==> flow/design.v <==
module mac(input logic clk,
           input logic [15:0]inputa,
           input logic [15:0]inputb,
           input logic rst_n,
           input logic output_en,
           output logic [15:0]mac_result
           );
    logic [31:0] multi_result;
    logic [31:0] ac_result;
    always_ff@(posedge clk or negedge rst_n)
    begin
      if(rst_n!=1)
      begin
        multi_result='b0;
        ac_result='b0;
        mac_result='b0;
      end
      else
      begin
        if(output_en==1)
        begin
          mac_result=ac_result[31:16];
          ac_result='b0;
        end
        else 
        begin
          multi_result=inputa*inputb;
          ac_result=ac_result+multi_result;
        end
      end
    end
endmodule
# Tool chain data of mac
# The steps from the RTL of mac to its reports follow in flow order.
# Line numbers count from 1 in the design file above.
# Operators carry their Yosys type and port widths (W data, S select, Z words).
# Cell names lack the library's common part.
# The mark - stands for no value.
dict set report setup {
  top {mac}
  clock_port {clk}
  cell_library {sky130hd}
  lib_corner {tt_025C_1v80}
}

# After elaboration
# Source: Yosys, flattened and elaborated, memories not mapped. Widths are those after wreduce; folded enables and synchronous resets count as part of the registers. Registers that Yosys merges into a memory's read port (data or address) are not register bits. Print and check cells do not count. Equal cells are merged and count once.
dict set report word_totals {
  reg_bits 48
  latch_bits 0
  ram_bits 0
  rom_bits 0
  clocked_rd_ports_x_width 0
  mem_count 0
  input_bits 35
  out_inout_bits 16
  word_cells 5
}
dict set report classes {
  n_addsub 1
  mul 1
  div 0
  cmp 0
  n_eq 0
  shifts 0
  muxes 1
  n_logic 0
  reduce_and_logical 0
}
# op count
set op_table {}
lappend op_table {{$mul A16 B16 Y32} 1}
lappend op_table {{$add A32 B32 Y32} 1}
lappend op_table {{$mux W32} 1}

# Logic depth
# Depth = most cells in a row (Yosys ltp): at word level without a register or memory, in the mapped netlist without a sequential cell, where the memories' decode and read muxes count.
dict set report logic_depth {
  depth_word 3
  ABC_AREA 0
  ltp_mapped 22
  depth_no_buf 20
}

# Synthesis result
# Source: synth_stat.txt of the flow (Yosys; design flattened, memories mapped). It holds for the ABC_AREA given above (unset counts as 0); a run with the other value may have another netlist.
# Totals and module areas in this step are rounded.
# cell count area_total_um2
set types {}
lappend types {fa_1 225 4504.32}
lappend types {inv_1 339 1272.47}
lappend types {ha_1 99 1.24E+03}
lappend types {dfrtp_1 48 1.2E+03}
lappend types {and2_1 119 744.464}
lappend types {nand2_1 166 623.098}
lappend types {mux2_2 16 180.173}
lappend types {a21oi_1 32 160.154}
lappend types {clkbuf_1 37 138.883}
lappend types {nor2_1 28 105.101}
lappend types {nor3_1 18 90.086}
lappend types {xnor2_1 9 78.826}
lappend types {a21o_1 10 75.072}
lappend types {nand4_1 11 68.816}
lappend types {nor2b_1 11 68.816}
lappend types {o21a_1 8 60.058}
lappend types {o21ai_1 12 60.058}
lappend types {xor2_1 6 52.55}
# Not listed: further types 34, cells in them 68.
dict set report mapped {
  cells 1262
  yosys_area_um2 11230
  seq_area_um2 1201
  flip_flops 48
  n_buf 45
}

# Worst setup path after synthesis
# Source: OpenSTA report_checks on the synthesized netlist (no wires, ideal clock, input and output delay 20% of the period each), path of least setup slack; recovery checks are left aside. Register names are those of the netlist, which keeps one name where synthesis merged equal registers.
dict set report synth_timing {
  kind {input port to flip-flop}
  from {input port inputb[1]}
  to {register ac_result[30]}
  period_ns 6.04
  in_delay_ns 1.208
  t_first_pin_ns 1.208
  arrival_ns 6.277
  required_ns 5.912
  path_slack_ns -0.365
  path_delay_ns 5.197
  driving_pins 18
  synth_period_reached_ns 6.405
}
# "path_delay_ns" = arrival - input delay + setup time.
# "driving_pins": output pins that drive a net of the path, with the launching flip-flop's if there is one; two outputs of one cell count as two.
# "synth_period_reached_ns" = period - worst setup slack (recovery checks aside). The figure is calculated, with input and output delays left at 20% of the set period.
# The rows between start and end are the longest chain of elaborated cells between them; the timing report does not say that the signal goes this way. Where chains are equally long, one stands for them.
# Each line given opens the expression or statement behind the cell; cells for indexed reads and writes are added by Yosys, which also makes memories of some case tables.
# At most two assigning lines are given for a register; there are more.
dict set report synth_via {
  cell_sequence {clkbuf_1 > nand2_1 > fa_1 > fa_1 > fa_1 > fa_1 > inv_1 > fa_1 > inv_1 > fa_1 > inv_1 > ha_1 > a21o_1 > a31oi_1 > o21ai_1 > o211a_1 > o21ai_1 > mux2_1}
  elab_chain_len 3
  cells_between 3
  cone_classes {add/sub (1); mul (1); mux (1)}
}
# item line_no
set synth_lines {}
lappend synth_lines {{from (decl)} 3} ;# input logic [15:0]inputb,
lappend synth_lines {{$mul A16 B16 Y32} 27} ;# multi_result=inputa*inputb;
lappend synth_lines {{$add A32 B32 Y32} 28} ;# ac_result=ac_result+multi_result;
lappend synth_lines {{$mux W32} 20} ;# if(output_en==1)
lappend synth_lines {{to (assign)} 23} ;# ac_result='b0;
lappend synth_lines {{to (assign)} 28}
lappend synth_lines {{to (decl)} 9} ;# logic [31:0] ac_result;

# Worst path after layout
# Path of least setup slack in the final report of record 1 (OpenROAD, finished layout, wires in). Where an end is a register, its clock arrival counts in the times.
dict set report layout_timing {
  kind {input port to flip-flop}
  from {input port inputb[5]}
  to {register ac_result[30]}
  period_ns 8.55
  in_delay_ns 1.71
  t_first_pin_ns 1.71
  arrival_ns 6.85
  required_ns 8.74
  path_slack_ns 1.89
  driving_pins 19
}
# The rows between start and end are the longest chain of elaborated cells between them; the timing report does not say that the signal goes this way. Where chains are equally long, one stands for them.
# At most two assigning lines are given for a register; there are more.
dict set report layout_via {
  cell_sequence {buf_12 > and2_4 > fa_1 > inv_2 > fa_1 > fa_1 > fa_1 > inv_2 > fa_1 > inv_2 > fa_1 > inv_2 > ha_4 > a21o_1 > a31oi_4 > o21ai_4 > o211a_1 > o21ai_1 > mux2_1}
  elab_chain_len 3
  cells_between 3
  cone_classes {add/sub (1); mul (1); mux (1)}
}
# item line_no
set layout_lines {}
lappend layout_lines {{from (decl)} 3} ;# input logic [15:0]inputb,
lappend layout_lines {{$mul A16 B16 Y32} 27} ;# multi_result=inputa*inputb;
lappend layout_lines {{$add A32 B32 Y32} 28} ;# ac_result=ac_result+multi_result;
lappend layout_lines {{$mux W32} 20} ;# if(output_en==1)
lappend layout_lines {{to (assign)} 23} ;# ac_result='b0;
lappend layout_lines {{to (assign)} 28}
lappend layout_lines {{to (decl)} 9} ;# logic [31:0] ac_result;

# Design mac on sky130hd. What follows are 2 stored runs of the flow, each under its own settings; their order means nothing. The constraints put input and output delay at 20% of the set period each and load the outputs with 0.01 pF.
# "achieved_clock_period_ns" = clock period - worst setup slack. The figure is calculated, with input and output delays left at 20% of the set period.
# "worst_path_time_ns" is the time allowed to the run's worst setup path (the clock period less input and output delay, where it has them) less its slack. Clock arrival times count: a late capture clock shortens it, a late launch clock lengthens it.
# Measured values are rounded.
run="record 1" settings period_ns=8.55 CORE_UTILIZATION=33 SETUP_SLACK_MARGIN=2.12 PLACE_DENSITY=0.81 CORE_MARGIN=3 CELL_PAD_IN_SITES_GLOBAL_PLACEMENT=0 GPL_ROUTABILITY_DRIVEN=1 CTS_CLUSTER_SIZE=62 CTS_CLUSTER_DIAMETER=220 MAX_ROUTING_LAYER="met4" CAP_MARGIN=20 SLEW_MARGIN=20
run="record 1" results layout_utilization_pct=40.5 worst_path_time_ns=4.95 worstPathKind="input port to flip-flop" synthesis_area_um2=11230 achieved_clock_period_ns=6.656 design_die_area_um2=36290 final_setup_tns_ns=0.000 setup_ws_ns=1.894 hold_worst_slack_ns=0.512 final_cell_area_um2=13380
run="record 2" settings period_ns=10.2 CORE_UTILIZATION=48 PLACE_DENSITY=0.63 HOLD_SLACK_MARGIN=-0.07 CORE_ASPECT_RATIO=0.91 CORE_MARGIN=9 ABC_AREA=0 MAX_ROUTING_LAYER="met4" CAP_MARGIN=20 SLEW_MARGIN=20
run="record 2" results worst_path_time_ns=6.23 worstPathKind="input port to flip-flop" final_cell_area_um2=12140 setup_ws_ns=1.933 synthesis_area_um2=11230 final_setup_tns_ns=0.000 design_die_area_um2=29240 layout_utilization_pct=53.6 achieved_clock_period_ns=8.267 hold_worst_slack_ns=0.510
