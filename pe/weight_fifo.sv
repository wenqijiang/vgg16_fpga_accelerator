==> flow/design.v <==
module weight_buffer(input logic clk,
                   input logic rst_n,
                   input logic [47:0]parallel_in,
                   output logic [15:0]series_out);
logic [15:0]mem[2:0];
logic [1:0]counter;
always_ff@(posedge clk or negedge rst_n)
begin
if (rst_n!=1)
begin
mem[1]='b0;
mem[2]='b0;
mem[0]='b0;
counter='b0;
series_out='b0;
end
else 
begin
if (counter==0)
begin
mem[0]=parallel_in[15:0];
mem[1]=parallel_in[31:16];
mem[2]=parallel_in[47:32];
series_out=mem[0];
counter=counter+1;
end
else if (counter==1)
begin
series_out=mem[1];
counter=counter+1;
end
else if(counter==2)
begin
series_out=mem[2];
counter=0;
end
end
end
endmodule
From RTL to reports: weight_buffer
What the tools print for weight_buffer, step after step.
Lines are those of the file above, counted from 1.
Not given: --
- top: weight_buffer
- clock input: clk
- cell library: sky130hd
- corner: tt_025C_1v80

Word-level counts
Counts by Yosys on the flattened word-level netlist (proc, flatten, opt, wreduce). Print and check cells are left out. Cells with the same type and inputs are merged into one.
- mux-type cells at 6
- noted reductions and logical operators: 2
- equality and inequality tests at 2
- add/subtract/negate cells at 1
- operator list (kind ; count):
    16-bit 2-to-1 mux ; 3
    2-bit 2-to-1 mux ; 3
    3-bit nonzero test ; 1
    2-bit by 1-bit adder with 2-bit output with constant B ; 1
    2-bit by 1-bit equality test with 1-bit output with constant B ; 1
    2-bit equality test with constant B ; 1
    2-bit zero test ; 1
- register bits at 50
- cells after elaboration: 15

Longest topological paths
Yosys ltp: most cells in a row. Word level: on the elaborated netlist, between registers, memories and ports. Mapped: between sequential cells and ports; inverters and the memories' decode and read muxes count.
- depth in word-level cells at 4
- ABC_AREA at 0
- mapped depth: 4
- depth with buffers taken out at 2

Mapped cells and area
Source: synth_stat.txt of the flow (Yosys; design flattened, memories mapped). It holds for the ABC_AREA given above (unset counts as 0); a run with the other value may have another netlist.
Totals and module areas in this step are rounded.
- cells by type (cell type ; count):
    sky130_fd_sc_hd__dfrtp_1 ; 50
    sky130_fd_sc_hd__mux2_2 ; 30
    sky130_fd_sc_hd__mux4_2 ; 11
    sky130_fd_sc_hd__mux4_1 ; 5
    sky130_fd_sc_hd__buf_4 ; 3
    sky130_fd_sc_hd__mux2_1 ; 2
    sky130_fd_sc_hd__buf_8 ; 1
    sky130_fd_sc_hd__buf_6 ; 1
    sky130_fd_sc_hd__nor2_4 ; 1
    sky130_fd_sc_hd__buf_2 ; 2
    sky130_fd_sc_hd__xnor2_1 ; 1
    sky130_fd_sc_hd__clkbuf_1 ; 1
- flip-flops at 50
- sequential area: 1300 um^2
- noted buffers: 8
- chip area (Yosys) at 2100 um^2
- cell count at 108

Path before layout
Source: OpenSTA report_checks on the synthesized netlist (no wires, ideal clock, input and output delay 20% of the period each), path of least setup slack; recovery checks are left aside. Register names are those of the netlist, which keeps one name where synthesis merged equal registers.
- path type: register to register
- from: reg counter[1]
- to: reg mem[1][15]
- buffers on the path: 2
- setup time at 0.125 ns
- noted path delay: 1.281 ns
- period: 1.58 ns
- noted arrival time: 1.156 ns
- noted stages on the path: 5
- launch time at the first pin at 0.000 ns
- setup slack at 0.299 ns
- noted synthesis period reached: 1.281 ns
"path delay" = arrival - input delay + setup time.
"stages on the path": output pins that drive a net of the path, with the launching flip-flop's if there is one; two outputs of one cell count as two.
"synthesis period reached" = period - worst setup slack (recovery checks aside). The figure is calculated, with input and output delays left at 20% of the set period.
Between the ends stands the longest chain of elaborated cells between them, by number of cells; it is not shown to be the way that was timed. Of several equally long chains one is given.
A line is the first line of the expression or statement that the cell stems from. Yosys adds cells for indexed reads and writes and turns some case tables into memories.
A register here has more assigning lines than the two given.
- path through: sky130_fd_sc_hd__dfrtp_1 sky130_fd_sc_hd__buf_2 sky130_fd_sc_hd__nor2_4 sky130_fd_sc_hd__buf_4 sky130_fd_sc_hd__mux2_2
- length of the longest elaborated chain: 1
- noted elaborated cells between the ends (all ways): 1
- those cells by class: reduce/logical: 1
- ends and longest elaborated chain, after synthesis (element ; RTL line ; source):
    start, declared ; 6 ; logic [1:0]counter;
    start, assigned ; 25 ; counter=counter+1;
    start, assigned ; 30 ; counter=counter+1;
    2-bit zero test ; 19 ; if (counter==0)
    end, assigned ; 11 ; mem[1]='b0;
    end, assigned ; 22 ; mem[1]=parallel_in[31:16];
    end, declared ; 5 ; logic [15:0]mem[2:0];

Path in the finished layout
Path of least setup slack in the final report of run 1 (OpenROAD, finished layout, wires in). Where an end is a register, its clock arrival counts in the times.
- path type: register to output
- from: reg series_out[7]
- to: out series_out[7]
- noted output delay: 0.38 ns
- noted arrival time: 1.21 ns
- setup slack at 0.30 ns
- buffers on the path: 1
- period: 1.89 ns
- noted stages on the path: 2
- launch time at the first pin at 0.28 ns
A register here has more assigning lines than the two given.
- path through: sky130_fd_sc_hd__dfrtp_1 sky130_fd_sc_hd__clkdlybuf4s50_1
- length of the longest elaborated chain: 0
- noted elaborated cells between the ends (all ways): 0
- ends and longest elaborated chain, after layout (element ; RTL line ; source):
    start, declared ; 4 ; output logic [15:0]series_out);
    start, assigned ; 24 ; series_out=mem[0];
    start, assigned ; 29 ; series_out=mem[1];
    end, declared ; 4 ;

FLOW RESULTS
============

Top module weight_buffer; platform sky130hd; tools Yosys and OpenROAD; 2 stored runs in no particular order. Input and output delays are each 20% of the period that was set; the output load is 0.01 pF.
By "achieved period" is meant the clock period of the run minus its worst setup slack. This is arithmetic on one report: input and output delays are still those of the set period (20% each).
"time of the worst setup path" means the part of the period allowed to the worst setup path (the constraints hold back 20% at inputs and 20% at outputs) less its slack; where the path has registers, the arrival times of their clocks count too.
"total power after layout" is the tool's figure for a default switching activity; nothing was simulated.
The measured numbers are rounded.

Run 1

==> flow/run.sh <==
#!/bin/bash
# the make line also repeats the synthesis and layout settings of config.mk as NAME=value (left out here)
make -C /OpenROAD-flow-scripts/flow DESIGN_CONFIG=/design/flow/config.mk WORK_HOME=/design/flow/orfs CLKGATE_MAP_FILE= finish
==> flow/config.mk <==
export PLATFORM = sky130hd
export DESIGN_NAME = weight_buffer
export DESIGN_NICKNAME = weight_buffer
export VERILOG_FILES = /design/flow/design.v
export SDC_FILE = /design/flow/constraint.sdc
export NUM_CORES = 4
export LEC_CHECK = 0
export CAP_MARGIN = 20
export CELL_PAD_IN_SITES_GLOBAL_PLACEMENT = 2
export CORE_ASPECT_RATIO = 1.46
export CORE_MARGIN = 2
export CORE_UTILIZATION = 23
export CTS_CLUSTER_SIZE = 33
export PLACE_DENSITY_LB_ADDON = 0.22
export SLEW_MARGIN = 20
export TNS_END_PERCENT = 70
==> flow/constraint.sdc <==
create_clock -name core_clock -period 1.89 [get_ports {clk}]
set_input_delay 0.3780 -clock core_clock [delete_from_list [all_inputs] [get_ports {clk}]]
set_output_delay 0.3780 -clock core_clock [all_outputs]
set_load 0.01 [all_outputs]

Measured in run 1:
- total power after layout at 2.2 mW
- sum of negative setup slack: 0.000 ns
- achieved period: 1.586 ns
- smallest setup slack: 0.30 ns
- noted the time of the worst setup path: 1.21 ns
- type of the worst setup path: register to output
- noted the mapped cell area after synthesis: 2100 um^2
- total die area at 9800 um^2
- noted the final utilization: 34%
- standard-cell area after layout: 3000 um^2

Run 2

==> flow/run.sh <==
#!/bin/bash
# the make line also repeats the synthesis and layout settings of config.mk as NAME=value (left out here)
make -C /OpenROAD-flow-scripts/flow DESIGN_CONFIG=/design/flow/config.mk WORK_HOME=/design/flow/orfs CLKGATE_MAP_FILE= finish
==> flow/config.mk <==
export PLATFORM = sky130hd
export DESIGN_NAME = weight_buffer
export DESIGN_NICKNAME = weight_buffer
export VERILOG_FILES = /design/flow/design.v
export SDC_FILE = /design/flow/constraint.sdc
export NUM_CORES = 4
export LEC_CHECK = 0
export ABC_AREA = 0
export CAP_MARGIN = 20
export CORE_MARGIN = 2
export CORE_UTILIZATION = 17
export CTS_CLUSTER_DIAMETER = 103
export GPL_TIMING_DRIVEN = 1
export HOLD_SLACK_MARGIN = 0.2
export PLACE_DENSITY_LB_ADDON = 0.17
export SETUP_SLACK_MARGIN = 0.23
export SLEW_MARGIN = 25
==> flow/constraint.sdc <==
create_clock -name core_clock -period 1.77 [get_ports {clk}]
set_input_delay 0.3540 -clock core_clock [delete_from_list [all_inputs] [get_ports {clk}]]
set_output_delay 0.3540 -clock core_clock [all_outputs]
set_load 0.01 [all_outputs]

Measured in run 2:
- total power after layout at 2.6 mW
- sum of negative setup slack: 0.000 ns
- achieved period: 1.437 ns
- smallest setup slack: 0.33 ns
- noted the time of the worst setup path: 1.44 ns
- type of the worst setup path: register to register
- noted the mapped cell area after synthesis: 2100 um^2
- total die area at 13000 um^2
- noted the final utilization: 26%
- standard-cell area after layout: 3100 um^2
